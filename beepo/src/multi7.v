==> flow/design.v <==
module Multi7 #(
    parameter DISPLAYS = 4,
    parameter FREQ = 27_000_000,
    parameter DELAY_US = 5000,
    parameter integer DELAY = FREQ * (DELAY_US / 1_000_000.0),
    parameter ENABLE_HEX = 1,
    parameter ENABLE_CUSTOM = 0
) (
    i_clk,
    i_hex,
    i_custom,
    i_mode,      
    o_segments_drive,
    o_displays_neg
);
    localparam d_0 = 7'b1111110;
    localparam d_1 = 7'b0110000;
    localparam d_2 = 7'b1101101;
    localparam d_3 = 7'b1111001;
    localparam d_4 = 7'b0110011;
    localparam d_5 = 7'b1011011;
    localparam d_6 = 7'b1011111;
    localparam d_7 = 7'b1110000;
    localparam d_8 = 7'b1111111;
    localparam d_9 = 7'b1111011;
    localparam d_a = 7'b1110111;
    localparam d_b = 7'b0011111;
    localparam d_c = 7'b1001110;
    localparam d_d = 7'b0111101;
    localparam d_e = 7'b1001111;
    localparam d_f = 7'b1000111;
    input i_clk, i_mode;
    input [(ENABLE_HEX * (DISPLAYS*4-1)):0] i_hex;
    input [(ENABLE_CUSTOM * (DISPLAYS*7-1)):0] i_custom;
    output [6:0] o_segments_drive;
    output [(DISPLAYS-1):0] o_displays_neg;
    reg [$clog2(DELAY):0] r_tick = 0;
    reg [(DISPLAYS*7-1):0] r_hex_state;
    reg [$clog2(DISPLAYS):0] r_display_select = 0;
    reg [(DISPLAYS-1):0] r_displays_neg = ~1;
    reg [6:0] r_display_output;
    assign o_segments_drive = r_display_output;
    assign o_displays_neg = r_displays_neg;
    always @(posedge i_clk) begin
        if (r_tick == DELAY - 1) begin
            r_tick <= 0;
            r_displays_neg <= (r_displays_neg << 1) | r_displays_neg[DISPLAYS-1];
            if (r_display_select == DISPLAYS - 1) begin
                r_display_select <= 0;
            end else begin
                r_display_select <= r_display_select + 1;
            end
        end else begin
            r_tick <= r_tick + 1;
        end
    end
    generate
        if (ENABLE_HEX) begin
            for (genvar i = 0; i < DISPLAYS; i = i + 1) begin
                localparam TOP = i * 4 + 4 - 1;
                localparam BOTTOM = i * 4;
                localparam G = i * 7 + 7 - 1;
                localparam A = i * 7;
                always @(i_hex[(TOP):(BOTTOM)]) begin
                    case (i_hex[(TOP):(BOTTOM)])
                        4'h0: r_hex_state[G:A] <= d_0;
                        4'h1: r_hex_state[G:A] <= d_1;
                        4'h2: r_hex_state[G:A] <= d_2;
                        4'h3: r_hex_state[G:A] <= d_3;
                        4'h4: r_hex_state[G:A] <= d_4;
                        4'h5: r_hex_state[G:A] <= d_5;
                        4'h6: r_hex_state[G:A] <= d_6;
                        4'h7: r_hex_state[G:A] <= d_7;
                        4'h8: r_hex_state[G:A] <= d_8;
                        4'h9: r_hex_state[G:A] <= d_9;
                        4'hA: r_hex_state[G:A] <= d_a;
                        4'hB: r_hex_state[G:A] <= d_b;
                        4'hC: r_hex_state[G:A] <= d_c;
                        4'hD: r_hex_state[G:A] <= d_d;
                        4'hE: r_hex_state[G:A] <= d_e;
                        4'hF: r_hex_state[G:A] <= d_f;
                    endcase
                end
            end
        end
    endgenerate
    generate
        if (ENABLE_HEX && ENABLE_CUSTOM) begin
            always @(r_hex_state or i_custom or i_mode or r_display_select)
                r_display_output <= (i_mode ? i_custom : r_hex_state) >> (r_display_select * 7);
        end else if (ENABLE_HEX) begin
            always @(r_hex_state or r_display_select)
                r_display_output <= r_hex_state >> (r_display_select * 7);
        end else if (ENABLE_CUSTOM) begin
            always @(i_custom or r_display_select)
                r_display_output <= i_custom >> (r_display_select * 7);
        end
    endgenerate
endmodule
# Tool chain data of Multi7

What the tools print for Multi7, step after step.
Line numbers count from 1 in the design file above.
Library cell names are shortened.
A cell with - has no value.

Top: Multi7
Clock: i_clk
Library: sky130hd
Timing corner: tt_025C_1v80

# Word level

Yosys after proc, flatten, opt, wreduce and memory -nomap, before mapping. Enables and synchronous resets that opt folds into registers are not counted as muxes. Memory bits, and registers merged into a memory's read port (data or address), are not among the register bits. Print and check cells are not counted. Equal cells are merged and count once.
Memory sizes are those after Yosys's memory passes, which may raise the word count (mostly to a power of two), join words into wider ones and drop unused or constant bits.

Add/subtract/negate cells: 2
Multiply operators: 1
Div/mod/pow operators: 0
Magnitude comparators: 0
Equal/unequal tests: 2
Shift-type cells: 1
Mux-type cells: 0
Bitwise operators: 1
Reduce/logical cells: 0

Operator list:

| operator                                          | number |
| right shift 28 x 6 -> 7 bit                       | 1 |
| adder 19 x 1 -> 19 bit (second input constant)    | 1 |
| == test 19 x 18 -> 1 bit (second input constant)  | 1 |
| multiplier 3 x 3 -> 6 bit (second input constant) | 1 |
| bitwise OR 4 x 1 -> 4 bit                         | 1 |
| adder 3 x 1 -> 3 bit (second input constant)      | 1 |
| == test 3 x 2 -> 1 bit (second input constant)    | 1 |

Register bits: 26
Bits in latches: 0
Memory bits (writable): 0
ROM bits: 448
Word width x clocked read ports: 0
Memories: 4
Input port bits: 19
Output and inout port bits: 11
Word-level cells: 14

Memories:

| memory          | depth | width | rd ports | write ports | line | RTL |
| (no name shown) | 16    | 7     | 1        | 0           | 65   | `case (i_hex[(TOP):(BOTTOM)])` |
| (no name shown) | 16    | 7     | 1        | 0           | 65   |  |
| (no name shown) | 16    | 7     | 1        | 0           | 65   |  |
| (no name shown) | 16    | 7     | 1        | 0           | 65   |  |

# Longest topological paths

Yosys ltp: most cells in a row. Word level: on the elaborated netlist, between registers, memories and ports. Mapped: between sequential cells and ports; inverters and the memories' decode and read muxes count.

Depth in word-level cells: 2
ABC_AREA: 1
Mapped depth: 9

# After synthesis

Source: synth_stat.txt of the flow (Yosys; design flattened, memories mapped). It holds for the ABC_AREA given above (unset counts as 0); a run with the other value may have another netlist.

Cells in the netlist: 372
Mapped area: 2,456.1 µm²
Flip-flops: 26
Buffer cells: 11

Cells by type:

| cell     | number | area in all (µm²) |
| dfxtp_1  | 19     | 380.365 |
| nand3_1  | 69     | 345.331 |
| ha_1     | 27     | 337.824 |
| nand2_1  | 87     | 326.563 |
| edfxtp_1 | 7      | 210.202 |
| inv_1    | 47     | 176.419 |
| nor2_1   | 40     | 150.144 |
| o21ai_0  | 12     | 60.058 |
| nor2_4   | 4      | 45.043 |
| xnor2_1  | 5      | 43.792 |
| xor2_1   | 5      | 43.792 |
| o211ai_1 | 5      | 37.536 |
| buf_2    | 7      | 35.034 |
| a21oi_1  | 6      | 30.029 |
| nor3_2   | 3      | 30.029 |
| nand4_1  | 4      | 25.024 |
| nand2_4  | 2      | 22.522 |
| nor2_8   | 1      | 20.019 |

Not listed: further types 12, cells in them 22.

# Timing after synthesis

Path of least setup slack by OpenSTA after synthesis, without wires, with an ideal clock, recovery checks aside; 20% of the period is set as input and as output delay. Where synthesis merged equal registers, the netlist keeps one of their names.

Path type: input-to-output
Start: input i_hex[8]
End: output o_segments_drive[3]
Period: 2,490 ps
Input delay: 498 ps
Output delay: 498 ps
Time at the first pin: 498 ps
Data arrival time: 1,316 ps
Required time: 1,992 ps
Setup slack: 676 ps
Delay of the path: 818 ps
Stages on the path: 8
Period reached after synthesis: 1,814 ps

"delay of the path" is the arrival time less input delay plus setup time.
At an output port there is no setup time.
"stages on the path": output pins that drive a net of the path, with the launching flip-flop's if there is one; two outputs of one cell count as two.
"period reached after synthesis" is the clock period less the worst setup slack; recovery checks do not enter. This is arithmetic on one report: input and output delays are still those of the set period (20% each).
The rows between start and end are the longest chain of elaborated cells between them; the timing report does not say that the signal goes this way. Where chains are equally long, one stands for them.
A line is the first line of the expression or statement that the cell stems from. Yosys adds cells for indexed reads and writes and turns some case tables into memories.
A memory read counts as a cell of the chain, while the word-level depth stops at memories.

Cell sequence: inv_1 -> ha_1 -> nand2_1 -> nand3_1 -> nand3_1 -> nand3_1 -> nand2_1 -> nor2_1
Length of the longest elaborated chain: 2
Elaborated cells on any way between the ends: 2
RTL lines with such cells: 2

RTL lines, path after synthesis:

| element                     | line | RTL |
| start: declaration          | 33   | `input [(ENABLE_HEX * (DISPLAYS*4-1)):0] i_hex;` |
| memory (16 x 7 bit)         | 65   | `case (i_hex[(TOP):(BOTTOM)])` |
| right shift 28 x 6 -> 7 bit | 93   | `r_display_output <= r_hex_state >> (r_display_select * 7);` |
| end: declaration            | 35   | `output [6:0] o_segments_drive;` |

# Path in the finished layout

Path of least setup slack in the final report of job 1 (OpenROAD, finished layout, wires in). Where an end is a register, its clock arrival counts in the times.
The path's times are printed in steps of 10 ps; the period is the one set.

Path type: input-to-output
Start: input i_hex[14]
End: output o_segments_drive[2]
Period: 2,430 ps
Input delay: 490 ps
Output delay: 490 ps
Time at the first pin: 490 ps
Data arrival time: 1,870 ps
Required time: 1,940 ps
Setup slack: 80 ps
Stages on the path: 9

The rows between start and end are the longest chain of elaborated cells between them; the timing report does not say that the signal goes this way. Where chains are equally long, one stands for them.
A memory read counts as a cell of the chain, while the word-level depth stops at memories.

Cell sequence: clkdlybuf4s50_1 -> inv_1 -> nand2_1 -> nand2_1 -> nand3_1 -> nand3_1 -> o21ai_1 -> nor2_1 -> clkdlybuf4s15_2
Length of the longest elaborated chain: 2
Elaborated cells on any way between the ends: 2
RTL lines with such cells: 2

RTL lines, path post-layout:

| element                     | line | RTL |
| start: declaration          | 33   | `input [(ENABLE_HEX * (DISPLAYS*4-1)):0] i_hex;` |
| memory (16 x 7 bit)         | 65   | `case (i_hex[(TOP):(BOTTOM)])` |
| right shift 28 x 6 -> 7 bit | 93   | `r_display_output <= r_hex_state >> (r_display_select * 7);` |
| end: declaration            | 35   | `output [6:0] o_segments_drive;` |

--- measured runs ---
Record of 2 stored runs of the RTL-to-layout flow on Multi7, platform sky130hd. The runs are unordered. Constraints: input delay and output delay 20% of the set period each, output load 0.01 pF.
"achieved period" is the run's clock period less its worst setup slack. It is reckoned from that one timing run; input and output delays stay at 20% of the period that was set.
"time used up by the worst setup path" = time allowed to the worst setup path (clock period - input delay - output delay, where it has them) - its slack; a late launch clock adds to it, a late capture clock takes from it.
"total power of the final layout" rests on the timing tool's default activity at the inputs, not on a simulated workload.
"time used up by the worst setup path" is given in steps of 10 ps.
A setting shown as . is not set for that run.

| name                                      | job 1           | job 2           |
| period_ns                                 | 2.43            | 1.62            |
| CORE_UTILIZATION                          | 66              | 51              |
| PLACE_DENSITY_LB_ADDON                    | 0.19            | 0.09            |
| CELL_PAD_IN_SITES_DETAIL_PLACEMENT        | 0               | 0               |
| TNS_END_PERCENT                           | 15              | 80              |
| ABC_AREA                                  | 1               | .               |
| CTS_CLUSTER_SIZE                          | 85              | .               |
| CTS_CLUSTER_DIAMETER                      | 167             | 81              |
| CAP_MARGIN                                | 20              | 20              |
| CORE_MARGIN                               | 2               | 2               |
| SLEW_MARGIN                               | 20              | 0               |
| SETUP_SLACK_MARGIN                        | .               | 0.25            |
| CORE_ASPECT_RATIO                         | .               | 1.91            |
| total power of the final layout (mW)      | 0.8715          | 1.702           |
| overall die area (µm²)                    | 4,225.6         | 4,918.7         |
| total negative slack on setup checks (ps) | 0               | -5,728          |
| time used up by the worst setup path (ps) | 1,380           | 1,750           |
| worst path kind                           | input-to-output | input-to-output |
| standard-cell area after routing (µm²)    | 2,995.4         | 3,963.8         |
| area of the synthesized netlist (µm²)     | 2,456.1         | 2,217.1         |
| lowest setup slack (ps)                   | 79              | -781            |
| achieved period (ps)                      | 2,351           | 2,401           |
--- end ---
