==> flow/design.v <==
module multi7 #(
    parameter DIGITS = 4,
    parameter FREQ = 27_000_000,
    parameter DELAY_US = 1000,
    parameter integer DELAY = FREQ * (DELAY_US / 1_000_000.0)
) (
    i_clk,
    i_digits,
    o_segments_drive,
    o_displays_neg
);
    localparam d_0 = 7'b1111110;
    localparam d_1 = 7'b0110000;
    localparam d_2 = 7'b1101101;
    localparam d_3 = 7'b1111001;
    localparam d_4 = 7'b0110011;
    localparam d_5 = 7'b1011011;
    localparam d_6 = 7'b1011111;
    localparam d_7 = 7'b1110000;
    localparam d_8 = 7'b1111111;
    localparam d_9 = 7'b1111011;
    localparam d_a = 7'b1110111;
    localparam d_b = 7'b0011111;
    localparam d_c = 7'b1001110;
    localparam d_d = 7'b0111101;
    localparam d_e = 7'b1001111;
    localparam d_f = 7'b1000111;
    localparam d_n0 = 7'b0010101;
    localparam d_r1 = 7'b0000101;
    localparam d_o2 = 7'b0011101;
    localparam d_l3 = 7'b0001110;
    localparam d__4 = 7'b0000000;
    localparam gup = 12;
    input i_clk;
    input [(DIGITS*4-1):0] i_digits;
    output [6:0] o_segments_drive;
    output [(DIGITS-1):0] o_displays_neg;
    reg [$clog2(DELAY):0] r_tick = 0;
    reg [(DIGITS*7-1):0] r_displays_state;
    reg [$clog2(DIGITS):0] r_display_select = 0;
    reg [(DIGITS-1):0] r_displays_neg = ~1;
    reg [6:0] r_display_output;
    assign o_segments_drive = r_display_output;
    assign o_displays_neg = r_displays_neg;
    always @(posedge i_clk) begin
        if (r_tick == DELAY - 1) begin
            r_tick <= 0;
            r_displays_neg <= (r_displays_neg << 1) | r_displays_neg[DIGITS-1];
            if (r_display_select == DIGITS - 1) begin
                r_display_select <= 0;
            end else begin
                r_display_select <= r_display_select + 1;
            end
        end else begin
            r_tick <= r_tick + 1;
        end
    end
    generate
        for (genvar i = 0; i < DIGITS; i = i + 1) begin
            localparam TOP = i * 4 + 4 - 1;
            localparam BOTTOM = i * 4;
            localparam G = i * 7 + 7 - 1;
            localparam A = i * 7;
            always @(i_digits[(TOP):(BOTTOM)]) begin
                case (i_digits[(TOP):(BOTTOM)])
                    4'h0: r_displays_state[G:A] <= d_n0;
                    4'h1: r_displays_state[G:A] <= d_r1;
                    4'h2: r_displays_state[G:A] <= d_o2;
                    4'h3: r_displays_state[G:A] <= d_l3;
                    4'h4: r_displays_state[G:A] <= d__4;
                    4'h5: r_displays_state[G:A] <= d_5;
                    4'h6: r_displays_state[G:A] <= d_6;
                    4'h7: r_displays_state[G:A] <= d_7;
                    4'h8: r_displays_state[G:A] <= d_8;
                    4'h9: r_displays_state[G:A] <= d_9;
                    4'hA: r_displays_state[G:A] <= d_a;
                    4'hB: r_displays_state[G:A] <= d_b;
                    4'hC: r_displays_state[G:A] <= d_c;
                    4'hD: r_displays_state[G:A] <= d_d;
                    4'hE: r_displays_state[G:A] <= d_e;
                    4'hF: r_displays_state[G:A] <= d_f;
                endcase
            end
        end
    endgenerate
    always @(r_displays_state or r_display_select) begin
        r_display_output <= r_displays_state >> (r_display_select * 7);     
    end
endmodule
module top(
    i_clk,
    o_segments_drive,
    o_displays_neg
);
    parameter DISPLAYS = 4;
    parameter FREQ = 27_000_000;
    parameter DELAY_MS = 300;
    parameter integer DELAY = FREQ * (DELAY_MS / 1000.0);
    parameter DIGITS = 18;
    parameter SCROLL = 1;
    parameter NUMBER_TOP = 4 * DISPLAYS - 1;
    parameter FULL_TOP = 4 * DIGITS - 1;
    input i_clk;
    output [6:0] o_segments_drive;
    output [(DISPLAYS-1):0] o_displays_neg;
    reg [$clog2(DELAY):0] r_tick = 0;
    reg [FULL_TOP:0] r_number = 'hbea04ca55e123e4444;
    wire [(NUMBER_TOP):0] w_number = r_number[FULL_TOP:FULL_TOP-NUMBER_TOP];
    multi7 #(
        .DIGITS(DISPLAYS),
        .FREQ(FREQ)
    ) display (
        .i_clk(i_clk),
        .i_digits(w_number),
        .o_segments_drive(o_segments_drive),
        .o_displays_neg(o_displays_neg)
    );
    if (SCROLL)
        always @(posedge i_clk) begin
            if (r_tick == DELAY) begin
                r_number <= (r_number << 4) | (r_number[FULL_TOP:FULL_TOP-3]);
                r_tick <= 0;
            end else r_tick <= r_tick + 1;
        end
endmodule
**Tool chain data of top**

What the tools print for top, step after step.
Line numbers count from 1 in the design file above.
Operators: Yosys type, input widths -> output width; for muxes data width and select width s.
Library cell names are shortened.
A cell with - has no value.

- Top module: top
- Clock input: i_clk
- Library: sky130hd
- Library corner: tt_025C_1v80

**After elaboration**

Yosys after proc, flatten, opt, wreduce and memory -nomap, before mapping. Enables and synchronous resets that opt folds into registers are not counted as muxes. Memory bits, and registers merged into a memory's read port (data or address), are not among the register bits. Print and check cells are not counted. Equal cells are merged and count once.
Yosys's memory passes give these memory sizes; they may raise the number of words (mostly to a power of two), join words into wider ones and drop unused or constant bits.

- Bitwise logic cells: 2
- Equality and inequality tests: 3
- Multiply operators: 1
- Shifts and indexed selects: 1
- Add/subtract/negate cells: 3

Operators with widths:

| cell | number |
|---|---|
| $or 72x4->72 | 1 |
| $shr 28x32->7 | 1 |
| $add 24x1->24 const B | 1 |
| $eq 24x23->1 const B | 1 |
| $mul 3x3->6 const B | 1 |
| $add 16x1->16 const B | 1 |
| $eq 16x15->1 const B | 1 |
| $or 4x1->4 | 1 |
| $add 3x1->3 const B | 1 |
| $eq 3x2->1 const B | 1 |

- Memory cells: 4
- Bits in registers: 119
- Output and inout port bits: 11
- Bits of input ports: 1
- Bits in read-only memories: 448

Memories:

| memory | words | bits a word | rd ports | write ports | line | source |
|---|---|---|---|---|---|---|
| (no name shown) | 16 | 7 | 1 | 0 | 65 | `case (i_digits[(TOP):(BOTTOM)])` |
| (no name shown) | 16 | 7 | 1 | 0 | 65 |  |
| (no name shown) | 16 | 7 | 1 | 0 | 65 |  |
| (no name shown) | 16 | 7 | 1 | 0 | 65 |  |

**Longest topological paths**

Depth = most cells in a row (Yosys ltp): at word level without a register or memory, in the mapped netlist without a sequential cell, where the memories' decode and read muxes count.

- Depth after elaboration: 2
- ABC_AREA: 0
- Depth in mapped cells: 6
- Gate-level depth less buffers: 6

**Synthesis result**

Source: synth_stat.txt of the flow (Yosys; design flattened, memories mapped). It holds for the ABC_AREA given above (unset counts as 0); a run with the other value may have another netlist.
The area totals of this step are shown rounded.

- Cell area after synthesis: 5,400 µm²
- Mapped flip-flops: 119
- Area of sequential cells: 3,200 µm²
- Buffer cells: 16
- Mapped cells: 438

Cell types:

| cell type | number |
|---|---|
| edfxtp_1 | 79 |
| dfxtp_1 | 40 |
| ha_1 | 33 |
| xnor2_1 | 20 |
| nor2_1 | 36 |
| mux4_2 | 5 |
| mux2i_1 | 10 |
| inv_1 | 26 |
| o21ai_0 | 18 |
| nand3_1 | 17 |
| xor2_1 | 8 |
| nor2b_1 | 11 |
| nand2_1 | 18 |
| nand4_1 | 10 |
| or3_1 | 7 |
| a21oi_1 | 8 |
| clkbuf_1 | 10 |
| nor4_1 | 6 |

Other cell types: 41; their cells: 76.
The figures by module come from a second, unflattened synthesis with its own total; it is not the netlist above.

- Cell total of the unflattened synthesis: 440
- Area (unflattened synthesis): 5,400 µm²

Each row is one instance without its submodules.

Modules:

| module | instances | cells | area (µm²) |
|---|---|---|---|
| top | 1 | 187 | 3,200 |
| multi7 | 1 | 253 | 2,200 |

**Timing after synthesis**

Path of least setup slack by OpenSTA after synthesis, without wires, with an ideal clock, recovery checks aside; 20% of the period is set as input and as output delay. Where synthesis merged equal registers, the netlist keeps one of their names.

- Kind: reg-to-output
- Start: register r_number[68]
- End: output o_segments_drive[3]
- Driving pins on the path: 7
- Delay of the path: 1,851 ps
- Period: 4,090 ps
- External output delay: 818 ps
- Setup slack: 1,421 ps
- Buffers on the path: 0
- Data required time: 3,272 ps
- Arrival: 1,851 ps
- Time at the first pin: 0 ps
- Synthesis period reached: 2,669 ps

"delay of the path" is the arrival time less input delay plus setup time.
At an output port there is no setup time.
"driving pins on the path": output pins that drive a net of the path, with the launching flip-flop's if there is one; two outputs of one cell count as two.
"synthesis period reached" = period - worst setup slack (recovery checks aside). The figure is calculated, with input and output delays left at 20% of the set period.
Between the ends stands the longest chain of elaborated cells between them, by number of cells; it is not shown to be the way that was timed. Of several equally long chains one is given.
A line is the first line of the expression or statement that the cell stems from. Yosys adds cells for indexed reads and writes and turns some case tables into memories.
A memory read counts as a cell of the chain, while the word-level depth stops at memories.

- Cell sequence: edfxtp_1 -> inv_1 -> ha_1 -> inv_1 -> mux4_2 -> and2_0 -> o32ai_1
- Length of the longest elaborated chain: 2

Ends and longest elaborated chain, post-synthesis:

| element | line | source |
|---|---|---|
| start, declared | 107 | `reg [FULL_TOP:0] r_number = 'hbea04ca55e123e4444;` |
| start, assigned | 121 | `r_number <= (r_number << 4) \| (r_number[FULL_TOP:FULL_TOP-3]);` |
| $mem_v2 16x7 | 65 | `case (i_digits[(TOP):(BOTTOM)])` |
| $shr 28x32->7 | 87 | `r_display_output <= r_displays_state >> (r_display_select * 7);` |
| end, declared | 104 | `output [6:0] o_segments_drive;` |

**Path in the finished layout**

From the final timing report of run 1: the path of least setup slack in the routed layout; clock arrival at registers is part of the times.
The report prints the path's times to 10 ps; the period is as set.

- Kind: reg-to-output
- Start: register r_number[56]
- End: output o_segments_drive[3]
- External output delay: 480 ps
- Buffers on the path: 1
- Period: 2,410 ps
- Time at the first pin: 400 ps
- Arrival: 2,300 ps
- Data required time: 1,930 ps
- Setup slack: -370 ps
- Driving pins on the path: 8

Between the ends stands the longest chain of elaborated cells between them, by number of cells; it is not shown to be the way that was timed. Of several equally long chains one is given.
A memory read counts as a cell of the chain, while the word-level depth stops at memories.

- Cell sequence: edfxtp_1 -> inv_2 -> ha_4 -> inv_2 -> mux4_2 -> mux2_4 -> o32ai_4 -> buf_2
- Length of the longest elaborated chain: 2

Ends and longest elaborated chain, post-layout:

| element | line | source |
|---|---|---|
| start, declared | 107 | `reg [FULL_TOP:0] r_number = 'hbea04ca55e123e4444;` |
| start, assigned | 121 | `r_number <= (r_number << 4) \| (r_number[FULL_TOP:FULL_TOP-3]);` |
| $mem_v2 16x7 | 65 | `case (i_digits[(TOP):(BOTTOM)])` |
| $shr 28x32->7 | 87 | `r_display_output <= r_displays_state >> (r_display_select * 7);` |
| end, declared | 104 | `output [6:0] o_segments_drive;` |

Settings and measured results of 2 stored flow runs for module top (sky130hd), not sorted in any way. The constraints put input and output delay at 20% of the set period each and load the outputs with 0.01 pF.
"clock period reached" means the clock period less the worst setup slack. The figure is calculated, with input and output delays left at 20% of the set period.
By "time of the worst setup path" is meant the share of the clock period that the worst setup path is allowed (20% is reserved at inputs, 20% at outputs), minus its slack. Clock arrival times at its registers enter into it.
By "total power of the final layout" is meant OpenSTA's value without simulated activity: inputs other than the clock are taken to toggle once in ten clock periods, and the tool carries that through the logic.
"time of the worst setup path" is known to 10 ps.
Results are given in rounded form.
Settings: - = not set for that run.

| setting or result | run 1 | run 2 |
|---|---|---|
| period_ns | 2.41 | 2.05 |
| CORE_UTILIZATION | 29 | 59 |
| SETUP_SLACK_MARGIN | 0.49 | 0.43 |
| PLACE_DENSITY_LB_ADDON | 0.18 | 0.25 |
| HOLD_SLACK_MARGIN | 0.23 | - |
| CORE_ASPECT_RATIO | 0.53 | 1.46 |
| CORE_MARGIN | 3 | 2 |
| CELL_PAD_IN_SITES_GLOBAL_PLACEMENT | 1 | 0 |
| TNS_END_PERCENT | 40 | - |
| CAP_MARGIN | 35 | 35 |
| MIN_ROUTING_LAYER | met1 | - |
| SLEW_MARGIN | 20 | 20 |
| ABC_AREA | - | 1 |
| GPL_ROUTABILITY_DRIVEN | - | 1 |
| CTS_CLUSTER_SIZE | - | 15 |
| CTS_CLUSTER_DIAMETER | - | 326 |
| mapped cell area after synthesis (µm²) | 5,400 | 5,800 |
| die area (µm²) | 20,000 | 11,000 |
| standard-cell area after layout (µm²) | 7,400 | 7,500 |
| utilization after layout (%) | 42 | 78 |
| lowest setup slack (ps) | -370 | -390 |
| sum of negative setup slack (ps) | -1,700 | -2,200 |
| lowest hold slack (ps) | 410 | 410 |
| total power of the final layout (µW) | 4,700 | 5,700 |
| clock period reached (ps) | 2,778 | 2,436 |
| time of the worst setup path (ps) | 2,300 | 2,030 |
| class of the worst setup path | reg-to-output | reg-to-output |
